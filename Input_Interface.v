==> flow/design.v <==
`timescale 1ns/1ps
module Input_Interface(
    input  wire        Clk_in,         
    input  wire        Start_in,       
    input  wire        H_Valid_in,     
    input  wire        H_Jump_in,      
    input  wire [23:0] Bmp_Data,       
    output reg         pixel_ready,    
    output reg         pixel_valid,    
    output reg         line_end,       
    output reg  [23:0] pixel_data      
);
    reg [23:0] Bmp_Data_d;   
    reg        Start_d;      
    reg        H_Valid_d;    
    reg        H_Jump_d;     
    initial begin
        Start_d      = 0;
        H_Valid_d    = 0;
        H_Jump_d     = 0;
        Bmp_Data_d   = 0;
        pixel_ready  = 0;
        pixel_valid  = 0;
        line_end     = 0;
        pixel_data   = 0;
    end
    always @(posedge Clk_in) begin
        Start_d    <= Start_in;
        H_Valid_d  <= H_Valid_in;
        H_Jump_d   <= H_Jump_in;
        Bmp_Data_d <= Bmp_Data;
        pixel_ready <= Start_d;       
        pixel_valid <= H_Valid_d;     
        line_end    <= H_Jump_d;      
        pixel_data  <= Bmp_Data_d;    
    end
endmodule
* Tool chain data of Input_Interface
What the tools print for Input_Interface, step after step.
Lines are those of the file above, counted from 1.
Not given: --
- Top module :: Input_Interface
- Clock port :: Clk_in
- Standard-cell library :: sky130hd
- Library corner :: tt_025C_1v80

* Elaborated design
Source: Yosys, flattened and elaborated, memories not mapped. Widths are those after wreduce; folded enables and synchronous resets count as part of the registers. Registers that Yosys merges into a memory's read port (data or address) are not register bits. Print and check cells do not count. Equal cells are merged and count once.
- Register bits after elaboration :: 54
- Output and inout port bits :: 27

* Depth
Depth = most cells in a row (Yosys ltp): at word level without a register or memory, in the mapped netlist without a sequential cell, where the memories' decode and read muxes count.
- Word-level depth :: 0
- ABC_AREA :: 0
- Mapped depth :: 0
- Mapped depth without buffers :: 0

* Mapped cells and area
Source: synth_stat.txt of the flow (Yosys; design flattened, memories mapped). It holds for the ABC_AREA given above (unset counts as 0); a run with the other value may have another netlist.
The area totals of this step are shown rounded.
- Flip-flop cells :: 54
- Standard cells after synthesis :: 54
- Synthesis area :: 1081 µm²
** Cells by type
- sky130_fd_sc_hd__dfxtp_1 :: number 54, total area 1.08E+03 µm²

* Timing after synthesis
Path of least setup slack by OpenSTA after synthesis, without wires, with an ideal clock, recovery checks aside; 20% of the period is set as input and as output delay. Where synthesis merged equal registers, the netlist keeps one of their names.
- Path kind :: flip-flop to output port
- Start point :: reg line_end
- End point :: out line_end
- Buffers on the path :: 0
- Path slack :: 0.220 ns
- Clock period :: 0.688 ns
- Required time :: 0.550 ns
- Arrival time :: 0.331 ns
- External output delay :: 0.138 ns
- Delay of the path :: 0.331 ns
- Launch time at the first pin :: 0.000 ns
- Stages :: 1
- Synthesis period reached :: 0.468 ns
"delay of the path" is the arrival time less input delay plus setup time.
A path that ends at an output port has no setup time.
"stages": output pins that drive a net of the path, with the launching flip-flop's if there is one; two outputs of one cell count as two.
"synthesis period reached" = period - worst setup slack (recovery checks aside). The figure is calculated, with input and output delays left at 20% of the set period.
- Cell sequence :: sky130_fd_sc_hd__dfxtp_1
- Length of the longest elaborated chain :: 0
- Elaborated cells on any way between the ends :: 0
** Ends and longest elaborated chain, post-synthesis
- start: declaration :: RTL line 10 : output reg         line_end,
- start: assignment :: RTL line 34 : line_end    <= H_Jump_d;
- end: declaration :: RTL line 10

* Path in the finished layout
Path of least setup slack in the final report of record 1 (OpenROAD, finished layout, wires in). Where an end is a register, its clock arrival counts in the times.
- Path kind :: flip-flop to output port
- Start point :: reg pixel_data[19]
- End point :: out pixel_data[19]
- External output delay :: 0.07 ns
- Arrival time :: 0.79 ns
- Clock period :: 0.348 ns
- Buffers on the path :: 1
- Launch time at the first pin :: 0.34 ns
- Required time :: 0.28 ns
- Stages :: 2
- Path slack :: -0.51 ns
- Cell sequence :: sky130_fd_sc_hd__dfxtp_2 sky130_fd_sc_hd__buf_6
- Length of the longest elaborated chain :: 0
- Elaborated cells on any way between the ends :: 0
** Ends and longest elaborated chain, post-layout
- start: declaration :: RTL line 11 : output reg  [23:0] pixel_data
- start: assignment :: RTL line 35 : pixel_data  <= Bmp_Data_d;
- end: declaration :: RTL line 11

Ticket comment

2 stored runs of Input_Interface in the flow (synthesis by Yosys, layout by OpenROAD, sky130hd cells), in arbitrary order. Constraints: input delay and output delay 20% of the set period each, output load 0.01 pF.
"achieved clock period": clock period set for the run, less the worst setup slack. It is reckoned from that one timing run; input and output delays stay at 20% of the period that was set.
By "allowed time less slack (worst setup path)" is meant the share of the clock period that the worst setup path is allowed (20% is reserved at inputs, 20% at outputs), minus its slack. Clock arrival times at its registers enter into it.
"power consumption": no workload was simulated; the value follows from the tool's default switching activity.
Measured values are rounded.

** Record 1
- Settings :: period_ns=0.348; CORE_UTILIZATION=37; PLACE_DENSITY_LB_ADDON=0.0; CORE_MARGIN=4; CELL_PAD_IN_SITES_GLOBAL_PLACEMENT=0; TNS_END_PERCENT=50; GPL_ROUTABILITY_DRIVEN=0; CTS_CLUSTER_DIAMETER=29; SLEW_MARGIN=40; CAP_MARGIN=20
- Achieved clock period :: 0.858 ns
- Worst hold slack in the final report :: 0.155 ns
- Lowest setup slack :: -0.510 ns
- Final design utilization :: 64.0 %
- Standard-cell area after routing :: 1,779 µm²
- Post-route setup TNS :: -15.06 ns
- Post-synthesis cell area :: 1,081 µm²
- Allowed time less slack (worst setup path) :: 0.79 ns
- Critical path kind :: flip-flop to output port
- Full die area :: 3,850 µm²
- Power consumption :: 9.815 mW

** Record 2
- Settings :: period_ns=0.717; CORE_UTILIZATION=35; SETUP_SLACK_MARGIN=0.06; PLACE_DENSITY_LB_ADDON=0.13; CORE_ASPECT_RATIO=0.71; CORE_MARGIN=5; CELL_PAD_IN_SITES_GLOBAL_PLACEMENT=1; ABC_AREA=0; CTS_CLUSTER_DIAMETER=74; CAP_MARGIN=10; SLEW_MARGIN=20
- Post-synthesis cell area :: 1,081 µm²
- Power consumption :: 5.319 mW
- Standard-cell area after routing :: 1,727 µm²
- Post-route setup TNS :: -4.027 ns
- Full die area :: 4,317 µm²
- Worst hold slack in the final report :: 0.282 ns
- Allowed time less slack (worst setup path) :: 0.74 ns
- Critical path kind :: flip-flop to output port
- Final design utilization :: 56.8 %
- Lowest setup slack :: -0.166 ns
- Achieved clock period :: 0.883 ns
