==> flow/design.v <==
`timescale 1ns/1ps
module Write_Controller(
    input  wire        Clk_in,         
    input  wire        Reset_n,        
    input  wire        pixel_ready,    
    input  wire        pixel_valid,    
    input  wire        line_end,       
    input  wire [23:0] pixel_data,     
    output reg         write_finish,   
    output reg         SRAM_EN_w,      
    output reg         SRAM_WE_w,      
    output reg [19:0]  SRAM_Addr_w,    
    output reg [23:0]  SRAM_Din        
);
    parameter W = 256;                 
    parameter H = 256;                 
    localparam TOTAL_PIXELS = W * H;   
    localparam [1:0] 
        W_IDLE      = 2'd0,   
        W_WRITE     = 2'd1,   
        W_NEXT_LINE = 2'd2,   
        W_DONE      = 2'd3;   
    reg [1:0] state;          
    reg [19:0] write_addr;    
    always @(posedge Clk_in or negedge Reset_n) begin
        if (!Reset_n) begin
            state         <= W_IDLE;
            write_addr    <= 0;
            write_finish  <= 0;
            SRAM_EN_w     <= 0;
            SRAM_WE_w     <= 0;
            SRAM_Addr_w   <= 0;
            SRAM_Din      <= 0;
        end else begin
            case (state)
                W_IDLE: begin
                    write_finish <= 0;
                    SRAM_EN_w    <= 0;
                    SRAM_WE_w    <= 0;
                    if (pixel_valid) begin
                        SRAM_EN_w    <= 1;             
                        SRAM_WE_w    <= 1;             
                        SRAM_Addr_w  <= 0;             
                        SRAM_Din     <= pixel_data;    
                        write_addr   <= 1;             
                        state        <= W_WRITE;       
                    end
                end
                W_WRITE: begin
                    if (pixel_valid) begin
                        SRAM_EN_w    <= 1;
                        SRAM_WE_w    <= 1;
                        SRAM_Addr_w  <= write_addr;
                        SRAM_Din     <= pixel_data;
                        write_addr   <= write_addr + 1;
                        state        <= W_WRITE;       
                    end else if (line_end) begin
                        SRAM_EN_w    <= 0;
                        SRAM_WE_w    <= 0;
                        state        <= W_NEXT_LINE;   
                    end else begin
                        SRAM_EN_w    <= 0;
                        SRAM_WE_w    <= 0;
                        state        <= W_WRITE;
                    end
                end
                W_NEXT_LINE: begin
                    if (write_addr == TOTAL_PIXELS) begin
                        write_finish <= 1;
                        SRAM_EN_w    <= 0;
                        SRAM_WE_w    <= 0;
                        state        <= W_DONE;
                    end else if (pixel_valid) begin
                        SRAM_EN_w    <= 1;
                        SRAM_WE_w    <= 1;
                        SRAM_Addr_w  <= write_addr;
                        SRAM_Din     <= pixel_data;
                        write_addr   <= write_addr + 1;
                        state        <= W_WRITE;
                    end else begin
                        SRAM_EN_w    <= 0;
                        SRAM_WE_w    <= 0;
                        state        <= W_NEXT_LINE;
                    end
                end
                W_DONE: begin
                    write_finish <= 1;   
                    SRAM_EN_w    <= 0;
                    SRAM_WE_w    <= 0;
                    state        <= W_DONE;
                end
                default: begin
                    state <= W_IDLE;
                end
            endcase
        end
    end
endmodule
* Step by step through the tools: Write_Controller
The steps from the RTL of Write_Controller to its reports follow in flow order.
Lines are those of the file above, counted from 1.
Operators: Yosys type, input widths -> output width; for muxes data width and select width s.
The mark - stands for no value.
- Top module :: Write_Controller
- Clock input :: Clk_in
- Standard-cell library :: sky130hd
- Library corner :: tt_025C_1v80

* After elaboration
Counts by Yosys on the flattened word-level netlist (proc, flatten, opt, wreduce; memories kept). Register bits leave out memories and registers merged into their read ports (data or address). Print and check cells are left out. Cells with the same type and inputs are merged into one.
- Output and inout port bits :: 47
- Bits in registers :: 68
- Input bits :: 29
- Elaborated cells :: 45
- Eq/ne operators :: 7
- Add/subtract/negate cells :: 1
- Reductions and logical operators :: 9
- Mux-type cells :: 22
** Operator list (count)
- $pmux 20 s3 :: 2
- $mux 20 :: 6
- $pmux 24 s2 :: 1
- $mux 24 :: 2
- $add 20x1->20 const B :: 1
- $eq 20x17->1 const B :: 1
- $mux 2 :: 5
- $pmux 2 s4 :: 1
- $ne 2x2->1 const B :: 3
- $reduce_and 2->1 :: 3
- $reduce_bool 3->1 :: 2
- $pmux 1 s3 :: 2
- $eq 2x2->1 const B :: 2
- $reduce_bool 4->1 :: 1
- $reduce_and 3->1 :: 1
- $mux 1 :: 3
- $eq 2x1->1 const B :: 1
- $logic_not 2->1 :: 1
- $reduce_or 2->1 :: 1

* Depth
Depth = most cells in a row (Yosys ltp): at word level without a register or memory, in the mapped netlist without a sequential cell, where the memories' decode and read muxes count.
- Word-level depth :: 4
- ABC_AREA :: 0
- Gate-level depth with buffers :: 8
- Gate-level depth less buffers :: 6

* Synthesis result
Yosys stat after the flow's synthesis: flattened, memories mapped to cells. It holds for the ABC_AREA given above (unset counts as 0); a run with the other value may have another netlist.
The area totals of this step are shown rounded.
** Cells by type (count)
- sky130_fd_sc_hd__dfrtp_1 :: 69
- sky130_fd_sc_hd__mux2_2 :: 17
- sky130_fd_sc_hd__o21ai_0 :: 26
- sky130_fd_sc_hd__mux2_4 :: 8
- sky130_fd_sc_hd__nand2_1 :: 26
- sky130_fd_sc_hd__nor2_1 :: 19
- sky130_fd_sc_hd__a31oi_1 :: 9
- sky130_fd_sc_hd__a21oi_1 :: 11
- sky130_fd_sc_hd__nand3_1 :: 11
- sky130_fd_sc_hd__inv_1 :: 14
- sky130_fd_sc_hd__a21o_1 :: 6
- sky130_fd_sc_hd__and3_1 :: 7
- sky130_fd_sc_hd__buf_2 :: 8
- sky130_fd_sc_hd__nor3_1 :: 8
- sky130_fd_sc_hd__nor4_2 :: 3
- sky130_fd_sc_hd__o31ai_1 :: 5
- sky130_fd_sc_hd__buf_6 :: 3
- sky130_fd_sc_hd__nand4_1 :: 5
Other cell types: 30; their cells: 49.
- Cells in the netlist :: 304
- Cell area after synthesis :: 3271 um^2
- Area of sequential cells :: 1753 um^2
- Flip-flops :: 70

* Path before layout
OpenSTA on the mapped netlist: ideal clock, no wires. The path of least setup slack (recovery checks aside). Input and output delay are each 20% of the period. Register names are those of the netlist, which keeps one name where synthesis merged equal registers.
- Path type :: flip-flop to flip-flop
- From :: reg write_addr[8]
- To :: reg SRAM_Addr_w[4]
- Setup time :: 0.125 ns
- Arrival time :: 1.764 ns
- Path buffers :: 3
- Path delay :: 1.889 ns
- Required time :: 2.355 ns
- Stages on the path :: 9
- Time at the first pin :: 0.000 ns
- Clock period :: 2.48 ns
- Setup slack :: 0.591 ns
- Synthesis period reached :: 1.889 ns
"path delay" is the arrival time less input delay plus setup time.
"stages on the path": output pins that drive a net of the path, with the launching flip-flop's if there is one; two outputs of one cell count as two.
"synthesis period reached" = period - worst setup slack (recovery checks aside). The figure is calculated, with input and output delays left at 20% of the set period.
The rows between start and end are the longest chain of elaborated cells between them; the timing report does not say that the signal goes this way. Where chains are equally long, one stands for them.
A line is the first line of the expression or statement that the cell stems from. Yosys adds cells for indexed reads and writes and turns some case tables into memories.
A register here has more assigning lines than the two given.
- Cells stage by stage :: sky130_fd_sc_hd__dfrtp_1 > sky130_fd_sc_hd__buf_2 > sky130_fd_sc_hd__nor4_4 > sky130_fd_sc_hd__nand4_2 > sky130_fd_sc_hd__o21ai_4 > sky130_fd_sc_hd__nor2_2 > sky130_fd_sc_hd__buf_6 > sky130_fd_sc_hd__buf_6 > sky130_fd_sc_hd__mux2_4
- Cells in the longest elaborated chain :: 3
- Elaborated cells on any way between the ends :: 5
- RTL lines with such cells :: 2
- Those cells by class :: 2 x eq/ne; 2 x mux; 1 x reduce/logical
** RTL lines, path post-synthesis
- from (decl) :: RTL line 24 : reg [19:0] write_addr;
- from (assign) :: RTL line 55 : write_addr   <= write_addr + 1;
- from (assign) :: RTL line 78 : write_addr   <= write_addr + 1;
- $eq 20x17->1 :: RTL line 68 : if (write_addr == TOTAL_PIXELS) begin
- $mux 20 :: RTL line 68
- $pmux 20 s3 :: RTL line 35 : case (state)
- to (assign) :: RTL line 53 : SRAM_Addr_w  <= write_addr;
- to (assign) :: RTL line 76 : SRAM_Addr_w  <= write_addr;
- to (decl) :: RTL line 12 : output reg [19:0]  SRAM_Addr_w,

* Path in the finished layout
Path of least setup slack in the final report of job 1 (OpenROAD, finished layout, wires in). Where an end is a register, its clock arrival counts in the times.
- Path type :: flip-flop to flip-flop
- From :: reg write_addr[6]
- To :: reg SRAM_Din[11]
- Setup slack :: -0.07 ns
- Stages on the path :: 8
- Path buffers :: 2
- Time at the first pin :: 0.33 ns
- Required time :: 2.21 ns
- Clock period :: 1.99 ns
- Arrival time :: 2.28 ns
- Setup time :: 0.11 ns
The rows between start and end are the longest chain of elaborated cells between them; the timing report does not say that the signal goes this way. Where chains are equally long, one stands for them.
A register here has more assigning lines than the two given.
- Cells stage by stage :: sky130_fd_sc_hd__dfrtp_1 > sky130_fd_sc_hd__nor4_4 > sky130_fd_sc_hd__nand4_2 > sky130_fd_sc_hd__o21ai_4 > sky130_fd_sc_hd__buf_6 > sky130_fd_sc_hd__nor2_4 > sky130_fd_sc_hd__buf_12 > sky130_fd_sc_hd__mux2_4
- Cells in the longest elaborated chain :: 3
- Elaborated cells on any way between the ends :: 5
- RTL lines with such cells :: 2
- Those cells by class :: 2 x eq/ne; 2 x mux; 1 x reduce/logical
** RTL lines, path after layout
- from (decl) :: RTL line 24 : reg [19:0] write_addr;
- from (assign) :: RTL line 55 : write_addr   <= write_addr + 1;
- from (assign) :: RTL line 78 : write_addr   <= write_addr + 1;
- $eq 20x17->1 :: RTL line 68 : if (write_addr == TOTAL_PIXELS) begin
- $mux 24 :: RTL line 68
- $pmux 24 s2 :: RTL line 35 : case (state)
- to (assign) :: RTL line 44 : SRAM_Din     <= pixel_data;
- to (assign) :: RTL line 54 : SRAM_Din     <= pixel_data;
- to (decl) :: RTL line 13 : output reg [23:0]  SRAM_Din

# Flow runs of Write_Controller

Below are 2 stored runs of the flow (Yosys, OpenROAD; platform sky130hd) on Write_Controller, each with its settings and what was measured, unordered. Constraints: input delay and output delay 20% of the set period each, output load 0.01 pF.
By "period achieved" is meant the clock period of the run minus its worst setup slack. This is arithmetic on one report: input and output delays are still those of the set period (20% each).
By "time on the worst setup path" is meant the share of the clock period that the worst setup path is allowed (20% is reserved at inputs, 20% at outputs), minus its slack. Clock arrival times at its registers enter into it.
"overall power": no workload was simulated; the value follows from the tool's default switching activity.
Measured values are rounded.

** Job 1
- Settings :: period_ns=1.99; CORE_UTILIZATION=28; SETUP_SLACK_MARGIN=0.38; PLACE_DENSITY_LB_ADDON=0.06; CORE_ASPECT_RATIO=1.51; ABC_AREA=0; CAP_MARGIN=10; SLEW_MARGIN=0; CORE_MARGIN=2
- Time on the worst setup path :: 2.06 ns
- Worst setup path kind :: flip-flop to flip-flop
- Setup TNS :: -1.564 ns
- Lowest setup slack :: -0.072 ns
- Mapped cell area after synthesis :: 3271 um^2
- Overall die area :: 12580 um^2
- Overall power :: 4.932 mW
- Standard-cell area after layout :: 5071 um^2
- Period achieved :: 2.062 ns
- Final design utilization :: 44.4%

** Job 2
- Settings :: period_ns=3.18; CAP_MARGIN=20; CORE_MARGIN=2; CORE_UTILIZATION=40; SLEW_MARGIN=20
- Time on the worst setup path :: 2.31 ns
- Worst setup path kind :: flip-flop to flip-flop
- Setup TNS :: 0.000 ns
- Lowest setup slack :: 0.875 ns
- Mapped cell area after synthesis :: 3271 um^2
- Overall die area :: 8916 um^2
- Overall power :: 2.820 mW
- Standard-cell area after layout :: 4290 um^2
- Period achieved :: 2.305 ns
- Final design utilization :: 55.0%
