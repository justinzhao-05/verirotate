==> flow/design.v <==
`timescale 1ns/1ps
module Addr_Generator(
    input  wire [8:0]  row_o,        
    input  wire [8:0]  col_o,        
    output wire [19:0] read_addr     
);
    parameter W = 256;              
    parameter H = 256;              
    assign read_addr = col_o * W + (W - 1 - row_o);
endmodule
`timescale 1ns/1ps
module Read_Controller(
    input  wire        Clk_in,
    input  wire        Reset_n,
    input  wire        write_finish,
    output reg         read_finish,
    output reg         SRAM_EN_r,
    output reg         SRAM_WE_r,
    output reg [19:0]  SRAM_Addr_r,
    input  wire [23:0] SRAM_Dout,
    output reg         out_pixel_ready,
    output reg         out_pixel_valid,
    output reg         out_line_end,
    output reg [23:0]  out_pixel_data
);
  parameter W = 256, H = 256;               
  localparam R_IDLE = 2'd0,                 
             R_READ = 2'd1,                 
             R_DONE = 2'd2;                 
  reg [1:0] state;                          
  reg [8:0] row_o, col_o;
  reg        en_req, en_dly;                
  reg [8:0]  row_req, col_req;              
  reg [8:0]  row_dly, col_dly;              
  wire [19:0] read_addr;
  Addr_Generator #(.W(W), .H(H)) addr_gen (
    .row_o     (row_o),
    .col_o     (col_o),
    .read_addr (read_addr)
  );
  always @(posedge Clk_in or negedge Reset_n) begin
    if (!Reset_n) begin
      state           <= R_IDLE;
      row_o           <= 0;
      col_o           <= 0;
      en_req          <= 0;
      en_dly          <= 0;
      row_req         <= 0;
      col_req         <= 0;
      row_dly         <= 0;
      col_dly         <= 0;
      read_finish     <= 0;
      SRAM_EN_r       <= 0;
      SRAM_WE_r       <= 0;
      SRAM_Addr_r     <= 0;
      out_pixel_valid <= 0;
      out_pixel_ready <= 0;
      out_line_end    <= 0;
      out_pixel_data  <= 0;
    end else begin
      SRAM_EN_r       <= 0;
      en_req          <= 0;
      out_pixel_valid <= 0;
      out_pixel_ready <= 0;
      out_line_end    <= 0;
      case (state)
        R_IDLE: begin
          read_finish <= 0;
          if (write_finish) begin
            row_o  <= 0;
            col_o  <= 0;
            state  <= R_READ;
          end
        end
        R_READ: begin
          SRAM_EN_r   <= 1;            
          SRAM_WE_r   <= 0;            
          SRAM_Addr_r <= read_addr;    
          en_req      <= 1;            
          row_req     <= row_o;        
          col_req     <= col_o;
          if (row_o == H-1 && col_o == W-1) begin
            state       <= R_DONE;
            read_finish <= 1;          
          end else if (col_o == W-1) begin
            col_o <= 0;
            row_o <= row_o + 1;
          end else begin
            col_o <= col_o + 1;
          end
        end
        R_DONE: begin
          read_finish <= 1;
        end
        default: state <= R_IDLE;
      endcase
      en_dly    <= en_req;
      row_dly   <= row_req;
      col_dly   <= col_req;
      if (en_dly) begin
        out_pixel_data  <= SRAM_Dout;                
        out_pixel_valid <= 1;                        
        out_pixel_ready <= (row_dly == 0 && col_dly == 0);
        out_line_end    <= (col_dly == W-1);
      end
    end
  end
endmodule
Step by step through the tools: Read_Controller
Tool output for the design above, in the order of the flow.
Line numbers count from 1 in the design file above.
Operators: Yosys type, input widths -> output width; for muxes data width and select width s.
Cell names lack the library's common part.
Not given: n/a
Set-up
  design top: Read_Controller
  clock port: Clk_in
  cell library: sky130hd
  corner: tt_025C_1v80

Word-level counts
Source: Yosys, flattened and elaborated, memories not mapped. Widths are those after wreduce. Registers that Yosys merges into a memory's read port (data or address) are not register bits. Print and check cells do not count. Equal cells are merged and count once.
Storage and ports
  bits in registers: 106
  input port bits: 27
Operators by class
  $add $sub $neg: 4
  equality and inequality tests: 9
  mux-type cells: 16
  bitwise logic cells: 1
  reduce/logical cells: 11
Operators with widths (number)
  $mux 9: 5
  $pmux 9 s2: 2
  $eq 9x8->1 const B: 3
  $add 17x20->20: 1
  $add 9x1->9 const B: 2
  $logic_not 9->1: 2
  $sub 8x9->10 const A: 1
  $ne 2x2->1 const B: 4
  $reduce_and 3->1: 2
  $pmux 2 s3: 1
  $mux 1: 5
  $reduce_and 4->1: 1
  $mux 2: 2
  $reduce_bool 3->1: 1
  $pmux 1 s3: 1
  $logic_and 1x1->1: 2
  $eq 2x1->1 const B: 1
  $eq 2x2->1 const B: 1
  $logic_not 2->1: 1
  $reduce_and 2->1: 1
  $reduce_bool 2->1: 1
  $not 1->1: 1

Logic depth
Depth = most cells in a row (Yosys ltp): at word level without a register or memory, in the mapped netlist without a sequential cell, where the memories' decode and read muxes count.
Logic depth
  depth in word-level cells: 4
  ABC_AREA: 0
  depth in mapped cells: 8
  depth with buffers taken out: 7

Mapped cells and area
Source: synth_stat.txt of the flow (Yosys; design flattened, memories mapped). It holds for the ABC_AREA given above (unset counts as 0); a run with the other value may have another netlist.
Cell types
  dfrtp_1: number 106, total area 2.65E+03 µm²
  mux2_2: number 43, total area 484.214 µm²
  ha_1: number 12, total area 150.144 µm²
  o21ai_0: number 27, total area 135.13 µm²
  nand2_1: number 32, total area 120.115 µm²
  nor2_1: number 17, total area 63.811 µm²
  nand3_1: number 11, total area 55.053 µm²
  a21o_1: number 7, total area 52.55 µm²
  a21oi_1: number 10, total area 50.048 µm²
  mux2i_1: number 5, total area 50.048 µm²
  nor3_1: number 9, total area 45.043 µm²
  a31oi_1: number 7, total area 43.792 µm²
  clkbuf_1: number 10, total area 37.536 µm²
  inv_1: number 10, total area 37.536 µm²
  a211oi_1: number 4, total area 30.029 µm²
  or4_1: number 4, total area 30.029 µm²
  dfstp_2: number 1, total area 26.275 µm²
  xnor2_1: number 3, total area 26.275 µm²
Other cell types: 36; their cells: 66.
Synthesis totals
  cell count: 384
  chip area (Yosys): 4585.6 µm²
  sequential area: 2678.8 µm²
  flip-flop cells: 107
  buffer cells: 19
The figures by module come from a second, unflattened synthesis with its own total; it is not the netlist above.
Unflattened totals
  cell total of the unflattened synthesis: 368
  area (unflattened synthesis): 4657.0 µm²
Each row is one instance without its submodules.
By module
  Read_Controller: times used 1, cells 306, area 4186.5 µm²
  Addr_Generator: times used 1, cells 62, area 470.5 µm²

Worst setup path after synthesis
OpenSTA on the mapped netlist: ideal clock, no wires. The path of least setup slack (recovery checks aside). Input and output delay are each 20% of the period. Register names are those of the netlist, which keeps one name where synthesis merged equal registers.
Timing after synthesis
  path kind: register -> register
  start point: reg row_o[8]
  end point: reg SRAM_Addr_r[15]
  period: 3.03 ns
  setup time: 0.069 ns
  arrival time: 2.136 ns
  required time: 2.961 ns
  setup slack: 0.825 ns
  path delay: 2.205 ns
  stages on the path: 7
  period reached after synthesis: 2.205 ns
"path delay" = arrival - input delay + setup time.
"stages on the path": output pins that drive a net of the path, with the launching flip-flop's if there is one; two outputs of one cell count as two.
"period reached after synthesis" = period - worst setup slack (recovery checks aside). The figure is calculated, with input and output delays left at 20% of the set period.
Between the ends stands the longest chain of elaborated cells between them, by number of cells; it is not shown to be the way that was timed. Of several equally long chains one is given.
Each line given opens the expression or statement behind the cell; cells for indexed reads and writes are added by Yosys, which also makes memories of some case tables.
At most two assigning lines are given for a register; there are more.
Between the ends, after synthesis
  cell sequence: dfrtp_1 > ha_1 > a211oi_1 > o21bai_1 > and3_1 > or4_1 > nand3_1
  cells in the longest elaborated chain: 2
  elaborated cells between the ends (all ways): 2
Ends and longest elaborated chain, after synthesis
  from (decl): line 31  | reg [8:0] row_o, col_o;
  from (assign): line 44  | row_o           <= 0;
  from (assign): line 87  | row_o <= row_o + 1;
  $sub 8x9->10: line 9  | assign read_addr = col_o * W + (W - 1 - row_o);
  $add 17x20->20: line 9
  to (assign): line 55  | SRAM_Addr_r     <= 0;
  to (assign): line 78  | SRAM_Addr_r <= read_addr;
  to (decl): line 19  | output reg [19:0]  SRAM_Addr_r,

Timing after layout
From the final timing report of run B: the path of least setup slack in the routed layout; clock arrival at registers is part of the times.
Timing after layout
  path kind: register -> register
  start point: reg col_o[1]
  end point: reg SRAM_Addr_r[15]
  period: 2.65 ns
  setup time: 0.06 ns
  arrival time: 2.54 ns
  required time: 2.94 ns
  setup slack: 0.40 ns
  stages on the path: 7
Between the ends stands the longest chain of elaborated cells between them, by number of cells; it is not shown to be the way that was timed. Of several equally long chains one is given.
At most two assigning lines are given for a register; there are more.
Between the ends, after layout
  cell sequence: dfrtp_1 > ha_1 > a211oi_1 > o21bai_1 > and3_1 > or4_1 > nand3_1
  cells in the longest elaborated chain: 1
  elaborated cells between the ends (all ways): 1
Ends and longest elaborated chain, after layout
  from (decl): line 31  | reg [8:0] row_o, col_o;
  from (assign): line 45  | col_o           <= 0;
  from (assign): line 89  | col_o <= col_o + 1;
  $add 17x20->20: line 9  | assign read_addr = col_o * W + (W - 1 - row_o);
  to (assign): line 55  | SRAM_Addr_r     <= 0;
  to (assign): line 78  | SRAM_Addr_r <= read_addr;
  to (decl): line 19  | output reg [19:0]  SRAM_Addr_r,

Measured data: module Read_Controller, platform sky130hd, 2 stored runs of the flow under differing settings, order arbitrary. Input and output delays are each 20% of the period that was set; the output load is 0.01 pF.
"worst setup path time (ns)" = time allowed to the worst setup path (clock period - input delay - output delay, where it has them) - its slack; a late launch clock adds to it, a late capture clock takes from it.
"finish__power__total": no workload was simulated; the value follows from the tool's default switching activity.

Flow files of run A
==> flow/run.sh <==
#!/bin/bash
# the make line also repeats the synthesis and layout settings of config.mk as NAME=value (left out here)
make -C /OpenROAD-flow-scripts/flow DESIGN_CONFIG=/design/flow/config.mk WORK_HOME=/design/flow/orfs CLKGATE_MAP_FILE= finish
==> flow/config.mk <==
export PLATFORM = sky130hd
export DESIGN_NAME = Read_Controller
export DESIGN_NICKNAME = Read_Controller
export VERILOG_FILES = /design/flow/design.v
export SDC_FILE = /design/flow/constraint.sdc
export NUM_CORES = 4
export LEC_CHECK = 0
export CAP_MARGIN = 20
export CELL_PAD_IN_SITES_DETAIL_PLACEMENT = 2
export CORE_ASPECT_RATIO = 1.99
export CORE_MARGIN = 2
export CORE_UTILIZATION = 63
export GPL_TIMING_DRIVEN = 1
export PLACE_DENSITY = 0.5
export SLEW_MARGIN = 20
==> flow/constraint.sdc <==
create_clock -name core_clock -period 4.16 [get_ports {Clk_in}]
set_input_delay 0.8320 -clock core_clock [delete_from_list [all_inputs] [get_ports {Clk_in}]]
set_output_delay 0.8320 -clock core_clock [all_outputs]
set_load 0.01 [all_outputs]

report of run A: did not finish, place, DPL-0033

Flow files of run B
==> flow/run.sh <==
#!/bin/bash
# the make line also repeats the synthesis and layout settings of config.mk as NAME=value (left out here)
make -C /OpenROAD-flow-scripts/flow DESIGN_CONFIG=/design/flow/config.mk WORK_HOME=/design/flow/orfs CLKGATE_MAP_FILE= finish
==> flow/config.mk <==
export PLATFORM = sky130hd
export DESIGN_NAME = Read_Controller
export DESIGN_NICKNAME = Read_Controller
export VERILOG_FILES = /design/flow/design.v
export SDC_FILE = /design/flow/constraint.sdc
export NUM_CORES = 4
export LEC_CHECK = 0
export CAP_MARGIN = 20
export CORE_MARGIN = 2
export CORE_UTILIZATION = 40
export SETUP_SLACK_MARGIN = 0.17
export SLEW_MARGIN = 20
==> flow/constraint.sdc <==
create_clock -name core_clock -period 2.65 [get_ports {Clk_in}]
set_input_delay 0.5300 -clock core_clock [delete_from_list [all_inputs] [get_ports {Clk_in}]]
set_output_delay 0.5300 -clock core_clock [all_outputs]
set_load 0.01 [all_outputs]

report of run B
yosys chip area after synthesis (um^2): 4585.6
finish__design__die__area: 12336.5
finish__design__instance__area__stdcell: 5806.8
finish__timing__setup__ws: 0.401
finish__power__total: 3.162e-03
worst setup path time (ns): 2.25
worst setup path kind: register -> register
